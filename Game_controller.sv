==> flow/design.v <==
module game_fsm (
    input Reset,
    input frame_clk,
    input character1_stepped,
    input character2_stepped,
    input start_game,
    output game_over,
    output logic [2:0] character1_lives,
    output logic [2:0] character2_lives,
    output logic [1:0] current_state_out
);
typedef enum logic [1:0] {IDLE, PLAYING, GAME_OVER} state_t;
	  state_t current_state, next_state;
    localparam int INITIAL_LIVES = 3;
    reg [2:0] character1_lives_reg, character2_lives_reg;
    always_comb begin
        next_state = current_state;
        case (current_state)
            IDLE: begin
                if (start_game)
                    next_state = PLAYING;
            end
            PLAYING: begin
                if (character1_lives_reg == 0 || character2_lives_reg == 0)
                    next_state = GAME_OVER;
            end
            GAME_OVER: begin
                if (Reset)
                    next_state = IDLE;
            end
        endcase
    end
    always_ff @(posedge frame_clk or posedge Reset) begin
        if (Reset) begin
            current_state <= IDLE;
            character1_lives_reg <= INITIAL_LIVES;
            character2_lives_reg <= INITIAL_LIVES;
        end else begin
            current_state <= next_state;
            if (character1_stepped && current_state == PLAYING)
                character2_lives_reg <= character2_lives_reg - 1;
            if (character2_stepped && current_state == PLAYING)
                character1_lives_reg <= character1_lives_reg - 1;
        end
    end
    assign game_over = (current_state == GAME_OVER);
    assign character1_lives = character1_lives_reg;
    assign character2_lives = character2_lives_reg;
    assign current_state_out = current_state;
endmodule
Step by step through the tools: game_fsm

Tool output for the design above, in the order of the flow.
Line numbers count from 1 in the design file above.
Operators carry their Yosys type and port widths (W data, S select, Z words).
Library cell names are shortened.
A cell with n/a has no value.

Top module: game_fsm
Clock input: frame_clk
Library: sky130hd
Library corner: tt_025C_1v80

Word-level counts

Source: Yosys, flattened and elaborated, memories not mapped. Widths are those after wreduce. Registers that Yosys merges into a memory's read port (data or address) are not register bits. Print and check cells do not count. Equal cells are merged and count once.

Output and inout bits: 9
Register bits after elaboration: 8
Input port bits: 5

Muxes and demuxes: 4
Equal/unequal tests: 5
Add/sub/neg operators: 2
Reduce/logical cells: 8

Operators by type and width:

| cell                  | number |
| $ne A2 B2 Y1 const B  | 3 |
| $sub A3 B1 Y3 const B | 2 |
| $logic_not A3 Y1      | 2 |
| $pmux W2 S3           | 1 |
| $mux W2               | 3 |
| $reduce_and A4 Y1     | 1 |
| $reduce_bool A3 Y1    | 1 |
| $logic_and A1 B1 Y1   | 2 |
| $eq A2 B1 Y1 const B  | 1 |
| $eq A2 B2 Y1 const B  | 1 |
| $logic_not A2 Y1      | 1 |
| $logic_or A1 B1 Y1    | 1 |

Depth

Longest topological path by Yosys (ltp), each cell counted once; first at word level (registers and memories cut), then after technology mapping (sequential cells cut; the memories' decode and read muxes count).

Depth after elaboration: 4
ABC_AREA: 0
Mapped depth: 6
Depth with buffers taken out: 6

Mapped cells and area

The flow's flattened synthesis, as Yosys stat reports it; memories are mapped. The netlist is that of the ABC_AREA named above (0 if unset); the other value can give another one.

Cells by type:

| cell      | number | total area (sq um) |
| ha_1      | 9      | 112.608 |
| dfstp_2   | 4      | 105.101 |
| dfrtp_1   | 4      | 100.096 |
| inv_1     | 8      | 30.029 |
| a2111oi_4 | 1      | 27.526 |
| nand2_1   | 6      | 22.522 |
| o21ai_0   | 4      | 20.019 |
| xnor2_1   | 2      | 17.517 |
| mux2_4    | 1      | 15.014 |
| nor2b_4   | 1      | 13.763 |
| nor3b_2   | 1      | 12.512 |
| mux2i_1   | 1      | 10.01 |
| inv_2     | 1      | 3.754 |

Cells in the netlist: 43
Mapped area: 490.5 sq um
Flip-flop cells: 8
Buffer cells: 0

Path before layout

Path of least setup slack by OpenSTA after synthesis, without wires, with an ideal clock, recovery checks aside; 20% of the period is set as input and as output delay. Where synthesis merged equal registers, the netlist keeps one of their names.

Kind: reg-to-reg
From: register character2_lives_reg[0]
To: register current_state[1]
Path delay: 1.695 ns
Arrival: 1.570 ns
Clock period: 2.77 ns
Stages: 7
Time at the first pin: 0.000 ns
Path slack: 1.075 ns
Required time: 2.645 ns
Path buffers: 0
Period reached after synthesis: 1.695 ns

"path delay" is the arrival time less input delay plus setup time.
"stages" counts driving pins, that of a launching flip-flop among them; a cell with two outputs on the path counts twice.
"period reached after synthesis" = period - worst setup slack (recovery checks aside). The figure is calculated, with input and output delays left at 20% of the set period.
The rows between start and end are the longest chain of elaborated cells between them; the timing report does not say that the signal goes this way. Where chains are equally long, one stands for them.
Each line given opens the expression or statement behind the cell; cells for indexed reads and writes are added by Yosys, which also makes memories of some case tables.

Path through: dfstp_2 inv_1 ha_1 ha_1 nor3b_2 a2111oi_4 mux2_4
Length of the longest elaborated chain: 4
Elaborated cells on any way between the ends: 6
Source lines of those cells: 2

RTL lines, path after synthesis:

| item               | RTL line | text |
| start: declaration | 15       | `reg [2:0] character1_lives_reg, character2_lives_reg;` |
| start: assignment  | 37       | `character2_lives_reg <= INITIAL_LIVES;` |
| start: assignment  | 41       | `character2_lives_reg <= character2_lives_reg - 1;` |
| $logic_not A3 Y1   | 24       | `if (character1_lives_reg == 0 \|\| character2_lives_reg == 0)` |
| $logic_or A1 B1 Y1 | 24       |  |
| $mux W2            | 24       |  |
| $pmux W2 S3        | 18       | `case (current_state)` |
| end: assignment    | 35       | `current_state <= IDLE;` |
| end: assignment    | 39       | `current_state <= next_state;` |
| end: declaration   | 13       | `state_t current_state, next_state;` |

Subject: game_fsm on sky130hd, stored results

Hello all,

Top module game_fsm; platform sky130hd; tools Yosys and OpenROAD; 2 stored runs in no particular order. Input and output delays are each 20% of the period that was set; the output load is 0.01 pF.

## Run 1

==> flow/run.sh <==
#!/bin/bash
# the make line also repeats the synthesis and layout settings of config.mk as NAME=value (left out here)
make -C /OpenROAD-flow-scripts/flow DESIGN_CONFIG=/design/flow/config.mk WORK_HOME=/design/flow/orfs CLKGATE_MAP_FILE= finish
==> flow/config.mk <==
export PLATFORM = sky130hd
export DESIGN_NAME = game_fsm
export DESIGN_NICKNAME = game_fsm
export VERILOG_FILES = /design/flow/design.v
export SDC_FILE = /design/flow/constraint.sdc
export NUM_CORES = 4
export LEC_CHECK = 0
export CAP_MARGIN = 5
export CELL_PAD_IN_SITES_DETAIL_PLACEMENT = 2
export CORE_MARGIN = 2
export CORE_UTILIZATION = 67
export CTS_CLUSTER_DIAMETER = 236
export CTS_CLUSTER_SIZE = 62
export GPL_TIMING_DRIVEN = 1
export MIN_ROUTING_LAYER = met2
export SLEW_MARGIN = 20
==> flow/constraint.sdc <==
create_clock -name core_clock -period 1.5 [get_ports {frame_clk}]
set_input_delay 0.3000 -clock core_clock [delete_from_list [all_inputs] [get_ports {frame_clk}]]
set_output_delay 0.3000 -clock core_clock [all_outputs]
set_load 0.01 [all_outputs]

Run 1: no final report: floorplanning broke off with PDN-0185

## Run 2

==> flow/run.sh <==
#!/bin/bash
# the make line also repeats the synthesis and layout settings of config.mk as NAME=value (left out here)
make -C /OpenROAD-flow-scripts/flow DESIGN_CONFIG=/design/flow/config.mk WORK_HOME=/design/flow/orfs CLKGATE_MAP_FILE= finish
==> flow/config.mk <==
export PLATFORM = sky130hd
export DESIGN_NAME = game_fsm
export DESIGN_NICKNAME = game_fsm
export VERILOG_FILES = /design/flow/design.v
export SDC_FILE = /design/flow/constraint.sdc
export NUM_CORES = 4
export LEC_CHECK = 0
export CAP_MARGIN = 20
export CELL_PAD_IN_SITES_DETAIL_PLACEMENT = 1
export CORE_ASPECT_RATIO = 0.88
export CORE_MARGIN = 2
export CORE_UTILIZATION = 70
export CTS_CLUSTER_SIZE = 40
export GPL_ROUTABILITY_DRIVEN = 0
export GPL_TIMING_DRIVEN = 1
export MIN_ROUTING_LAYER = met2
export SLEW_MARGIN = 20
==> flow/constraint.sdc <==
create_clock -name core_clock -period 2.12 [get_ports {frame_clk}]
set_input_delay 0.4240 -clock core_clock [delete_from_list [all_inputs] [get_ports {frame_clk}]]
set_output_delay 0.4240 -clock core_clock [all_outputs]
set_load 0.01 [all_outputs]

Run 2: no final report: floorplanning broke off with PDN-0185

Thanks
