==> flow/design.v <==
module  ball1 ( input Reset, frame_clk, die,
					input [1:0] current_state_out,
					input [7:0] keycode,
               output [9:0]  BallX, BallY, BallS );
typedef enum logic [1:0] {IDLE, PLAYING, GAME_OVER} state_t;
    logic [9:0] Ball_X_Pos, Ball_X_Motion, Ball_Y_Pos, Ball_Y_Motion, Ball_Size;
	 int Initial_velocity = -10;
	 logic [2:0] gravity = 1;
    parameter [9:0] Ball_X_Center=500;   
    parameter [9:0] Ball_Y_Center=463;   
    parameter [9:0] Ball_X_Min=0;        
    parameter [9:0] Ball_X_Max=639;      
    parameter [9:0] Ball_Y_Min=0;        
    parameter [9:0] Ball_Y_Max=463;      
    parameter [9:0] Ball_X_Step=1;       
    parameter [9:0] Ball_Y_Step=1;       
	 parameter [9:0] ATM_field = 18;      
    assign Ball_Size = 16;   
    always_ff @ (posedge Reset or posedge frame_clk )
    begin: Move_Ball
        if (Reset)   
        begin 
            Ball_Y_Motion <= 10'd0;  
				Ball_X_Motion <= 10'd0;  
				Ball_Y_Pos <= Ball_Y_Center;
				Ball_X_Pos <= Ball_X_Center;
        end
		  else if (die)
			begin
				Ball_Y_Pos <= Ball_Y_Center;
				Ball_X_Pos <= Ball_X_Center;
			end
        else 
        begin 
				 if (Ball_Y_Pos >= Ball_Y_Max)   
					begin
					  Ball_Y_Motion <= 0;
					  Ball_Y_Pos <= Ball_Y_Max;
					end
				  else if ( Ball_X_Pos >= Ball_X_Max - ATM_field)   
				   begin
					  Ball_X_Motion <= 0;
					  Ball_X_Pos <= Ball_X_Max;
					end 
				 else if ( Ball_X_Pos <= Ball_X_Min + ATM_field)   
				  begin
					  Ball_X_Motion <= 0;
					  Ball_X_Pos <= Ball_X_Min;
				  end
				 else 
					  Ball_Y_Motion <= Ball_Y_Motion;   
					if (keycode[4] == 1)
						if (Ball_X_Pos > Ball_X_Min + ATM_field)
							Ball_X_Motion <= -5; 
						else
							Ball_X_Motion <= 0;							
					if (keycode[2] == 1)
						if (Ball_X_Pos < Ball_X_Max - ATM_field)
							Ball_X_Motion <= 5; 
						else
							Ball_X_Motion <= 0;
					if (keycode[3] == 1)
						if (Ball_Y_Pos == Ball_Y_Max)
							Ball_Y_Motion <= Initial_velocity + 2;
					if (~(keycode[4] | keycode[2]))
						Ball_X_Motion <= 0;
				 if (Ball_Y_Pos < Ball_Y_Max)
				   if (keycode[0])
						Ball_Y_Motion <= Initial_velocity;
					else
						Ball_Y_Motion <= Ball_Y_Motion + gravity;
				 if (Ball_Y_Pos + Ball_Y_Motion <= Ball_Y_Max && current_state_out == PLAYING)
					Ball_Y_Pos <= (Ball_Y_Pos + Ball_Y_Motion);   
				 else
					Ball_Y_Pos <= Ball_Y_Max;
				 if (current_state_out == PLAYING)
					Ball_X_Pos <= (Ball_X_Pos + Ball_X_Motion);
		end  
    end
		assign	BallX = Ball_X_Pos;
		assign 	BallY = Ball_Y_Pos;
		assign	BallS = Ball_Size;
endmodule
# --- Reports on ball1 ---
# What the tools print for ball1, step after step.
# Lines are those of the file above, counted from 1.
# Library cell names are shortened.
setup:
  top: "ball1"
  clock_port: "frame_clk"
  lib: "sky130hd"
  lib_corner: "tt_025C_1v80"

# --- Word level ---
# Source: Yosys, flattened and elaborated, memories not mapped. Widths are those after wreduce. Registers that Yosys merges into a memory's read port (data or address) are not register bits. Print and check cells do not count. Equal cells are merged and count once.
word_totals:
  reg_bits: 40
  inputBits: 13
  out_inout_bits: 30
  elab_cells: 44
op_classes:
  add_sub_neg: 3
  compare: 7
  eq_ne: 5
  n_mux: 19
  logic: 2
  n_reduce_logical: 4
op_table:
  columns: ["cell", "n"]
  rows:
  - ["10-bit 2-to-1 mux", 18]
  - ["10-bit adder", 2]
  - ["10-bit by 1-bit adder with 10-bit output with constant B", 1]
  - ["10-bit >= comparator with constant B", 1]
  - ["10-bit < comparator with constant B", 1]
  - ["10-bit by 5-bit greater-than comparator with 1-bit output with constant B", 1]
  - ["10-bit by 5-bit less-or-equal comparator with 1-bit output with constant B", 1]
  - ["10-bit by 9-bit >= comparator with 1-bit output with constant B", 1]
  - ["10-bit by 9-bit less-or-equal comparator with 1-bit output with constant B", 1]
  - ["10-bit by 9-bit < comparator with 1-bit output with constant B", 1]
  - ["10-bit by 9-bit == test with 1-bit output with constant B", 1]
  - ["5-bit != test with constant B", 1]
  - ["4-bit != test with constant B", 1]
  - ["4-bit nonzero test", 1]
  - ["3-bit by 2-bit != test with 1-bit output with constant B", 1]
  - ["3-bit AND reduction", 1]
  - ["3-bit 2-to-1 mux", 1]
  - ["2-bit by 1-bit == test with 1-bit output with constant B", 1]
  - ["2-bit AND reduction", 1]
  - ["1-bit OR", 1]
  - ["1-bit logical AND", 1]
  - ["1-bit inverter", 1]

# --- Depth ---
# Yosys ltp: most cells in a row. Word level: on the elaborated netlist, between registers, memories and ports. Mapped: between sequential cells and ports; inverters and the memories' decode and read muxes count.
logic_depth:
  word_depth: 7
  ABC_AREA: 0
  mapped_depth: 9
  depth_no_buf: 9

# --- Mapped cells and area ---
# Source: synth_stat.txt of the flow (Yosys; design flattened, memories mapped). It holds for the ABC_AREA given above (unset counts as 0); a run with the other value may have another netlist.
types:
  columns: ["cell_type", "n", "type_area_um2"]
  rows:
  - ["dfrtp_1", 20, 500.48]
  - ["dfstp_2", 13, 341.578]
  - ["ha_1", 19, 237.728]
  - ["nand2_1", 26, 97.594]
  - ["nor2_1", 24, 90.086]
  - ["a21oi_1", 17, 85.082]
  - ["buf_4", 10, 75.072]
  - ["o22a_1", 8, 70.067]
  - ["xnor2_1", 8, 70.067]
  - ["o21ai_0", 13, 65.062]
  - ["a21o_1", 7, 52.55]
  - ["o211ai_1", 6, 45.043]
  - ["fa_1", 2, 40.038]
  - ["nor3_1", 8, 40.038]
  - ["inv_1", 10, 37.536]
  - ["a2bb2oi_1", 4, 35.034]
  - ["xor2_1", 4, 35.034]
  - ["buf_6", 3, 33.782]
# Not listed: further types 43, cells in them 87.
synth_totals:
  cells: 289
  mapped_area_mm2: 0.0026
  seq_area_mm2: 0.0008421
  ffs: 33
  n_buf: 20

# --- Path before layout ---
# OpenSTA on the mapped netlist: ideal clock, no wires. The path of least setup slack (recovery checks aside). Input and output delay are each 20% of the period. Register names are those of the netlist, which keeps one name where synthesis merged equal registers.
synth_path:
  kind: "register to register"
  from: "register Ball_Y_Pos[0]"
  to: "register Ball_Y_Pos[4]"
  clock_period_ns: 4.13
  launch_ns: 0.000
  arrival_time_ns: 2.168
  t_required_ns: 4.010
  path_slack_ns: 1.842
  delay_ns: 2.288
  stages: 10
  synth_period_reached_ns: 2.288
# "delay_ns" = arrival - input delay + setup time.
# "stages": output pins that drive a net of the path, with the launching flip-flop's if there is one; two outputs of one cell count as two.
# "synth_period_reached_ns" is the clock period less the worst setup slack; recovery checks do not enter. This is arithmetic on one report: input and output delays are still those of the set period (20% each).
# The rows between start and end are the longest chain of elaborated cells between them; the timing report does not say that the signal goes this way. Where chains are equally long, one stands for them.
# A line is the first line of the expression or statement that the cell stems from. Yosys adds cells for indexed reads and writes and turns some case tables into memories.
# A register here has more assigning lines than the two given.
synth_via:
  path_cell_list: "dfstp_2 > ha_1 > inv_1 > fa_1 > nor2b_1 > o31a_1 > o21a_1 > or3_1 > nand4b_1 > o211a_1"
  elab_chain_len: 5
  cone_cells: 5
synth_rtl:
  columns: ["element", "line_no", "rtl"]
  rows:
  - ["from (decl)", 6, "logic [9:0] Ball_X_Pos, Ball_X_Motion, Ball_Y_Pos, Ball_Y_Motion, Ball_Size;"]
  - ["from (assign)", 25, "Ball_Y_Pos <= Ball_Y_Center;"]
  - ["from (assign)", 30, "Ball_Y_Pos <= Ball_Y_Center;"]
  - ["10-bit adder", 72, "if (Ball_Y_Pos + Ball_Y_Motion <= Ball_Y_Max && current_state_out == PLAYING)"]
  - ["10-bit by 9-bit less-or-equal comparator with 1-bit output", 72, null]
  - ["1-bit logical AND", 72, null]
  - ["10-bit 2-to-1 mux", 72, null]
  - ["10-bit 2-to-1 mux", 28, "else if (die)"]
  - ["to (assign)", 25, null]
  - ["to (assign)", 30, null]
  - ["to (decl)", 6, null]

# --- Worst path after layout ---
# From the final timing report of run 1: the path of least setup slack in the routed layout; clock arrival at registers is part of the times.
layout_path:
  kind: "register to register"
  from: "register Ball_Y_Pos[0]"
  to: "register Ball_Y_Pos[5]"
  clock_period_ns: 2.73
  launch_ns: 0.28
  arrival_time_ns: 2.73
  t_required_ns: 2.90
  path_slack_ns: 0.16
  stages: 11
# The rows between start and end are the longest chain of elaborated cells between them; the timing report does not say that the signal goes this way. Where chains are equally long, one stands for them.
# A register here has more assigning lines than the two given.
layout_via:
  path_cell_list: "dfstp_2 > ha_1 > inv_1 > fa_1 > nor2b_1 > o21a_1 > o2bb2ai_1 > a21oi_1 > nand4b_1 > buf_4 > o211a_1"
  elab_chain_len: 5
  cone_cells: 5
layout_rtl:
  columns: ["element", "line_no", "rtl"]
  rows:
  - ["from (decl)", 6, "logic [9:0] Ball_X_Pos, Ball_X_Motion, Ball_Y_Pos, Ball_Y_Motion, Ball_Size;"]
  - ["from (assign)", 25, "Ball_Y_Pos <= Ball_Y_Center;"]
  - ["from (assign)", 30, "Ball_Y_Pos <= Ball_Y_Center;"]
  - ["10-bit adder", 72, "if (Ball_Y_Pos + Ball_Y_Motion <= Ball_Y_Max && current_state_out == PLAYING)"]
  - ["10-bit by 9-bit less-or-equal comparator with 1-bit output", 72, null]
  - ["1-bit logical AND", 72, null]
  - ["10-bit 2-to-1 mux", 72, null]
  - ["10-bit 2-to-1 mux", 28, "else if (die)"]
  - ["to (assign)", 25, null]
  - ["to (assign)", 30, null]
  - ["to (decl)", 6, null]

# Top module ball1; platform sky130hd; tools Yosys and OpenROAD; 2 stored runs in no particular order. Input and output delays are each 20% of the period that was set; the output load is 0.01 pF.
# "timing.worst_path_ns": the worst setup path's part of the clock period (all of it between registers, 20% less for each end at a port) less its slack. A launch clock that arrives late makes it longer, a capture clock that arrives late makes it shorter.
# "final_power_mw" is the tool's figure for a default switching activity; nothing was simulated.
runs:
  - name: "run 1"
    settings:
      period_ns: 2.73
      CORE_UTILIZATION: 33
      PLACE_DENSITY_LB_ADDON: 0.24
      CORE_ASPECT_RATIO: 0.55
      CELL_PAD_IN_SITES_GLOBAL_PLACEMENT: 2
      CELL_PAD_IN_SITES_DETAIL_PLACEMENT: 2
      TNS_END_PERCENT: 60
      GPL_ROUTABILITY_DRIVEN: 1
      CTS_CLUSTER_SIZE: 61
      CTS_CLUSTER_DIAMETER: 302
      CAP_MARGIN: 30
      CORE_MARGIN: 2
      SLEW_MARGIN: 20
    results:
      final_stdcell_area_mm2: 0.0031668
      ys_area_mm2: 0.0026
      final_power_mw: 2.342
      setup_ws_ns: 0.165
      finish.utilization_pct: 42.5
      timing.worst_path_ns: 2.57
      critical_path_type: "register to register"
      dieArea_mm2: 0.0086369
      setupTns_ns: 0.000
  - name: "run 2"
    settings:
      period_ns: 2.22
      CORE_UTILIZATION: 51
      SETUP_SLACK_MARGIN: 0.61
      PLACE_DENSITY_LB_ADDON: 0.06
      HOLD_SLACK_MARGIN: 0.1
      CORE_ASPECT_RATIO: 0.92
      CORE_MARGIN: 8
      GPL_ROUTABILITY_DRIVEN: 1
      CTS_CLUSTER_DIAMETER: 191
      CAP_MARGIN: 20
      SLEW_MARGIN: 20
    results:
      final_stdcell_area_mm2: 0.0039951
      ys_area_mm2: 0.0026
      final_power_mw: 3.191
      setup_ws_ns: -0.099
      finish.utilization_pct: 79.3
      timing.worst_path_ns: 2.32
      critical_path_type: "register to register"
      dieArea_mm2: 0.0076408
      setupTns_ns: -0.356
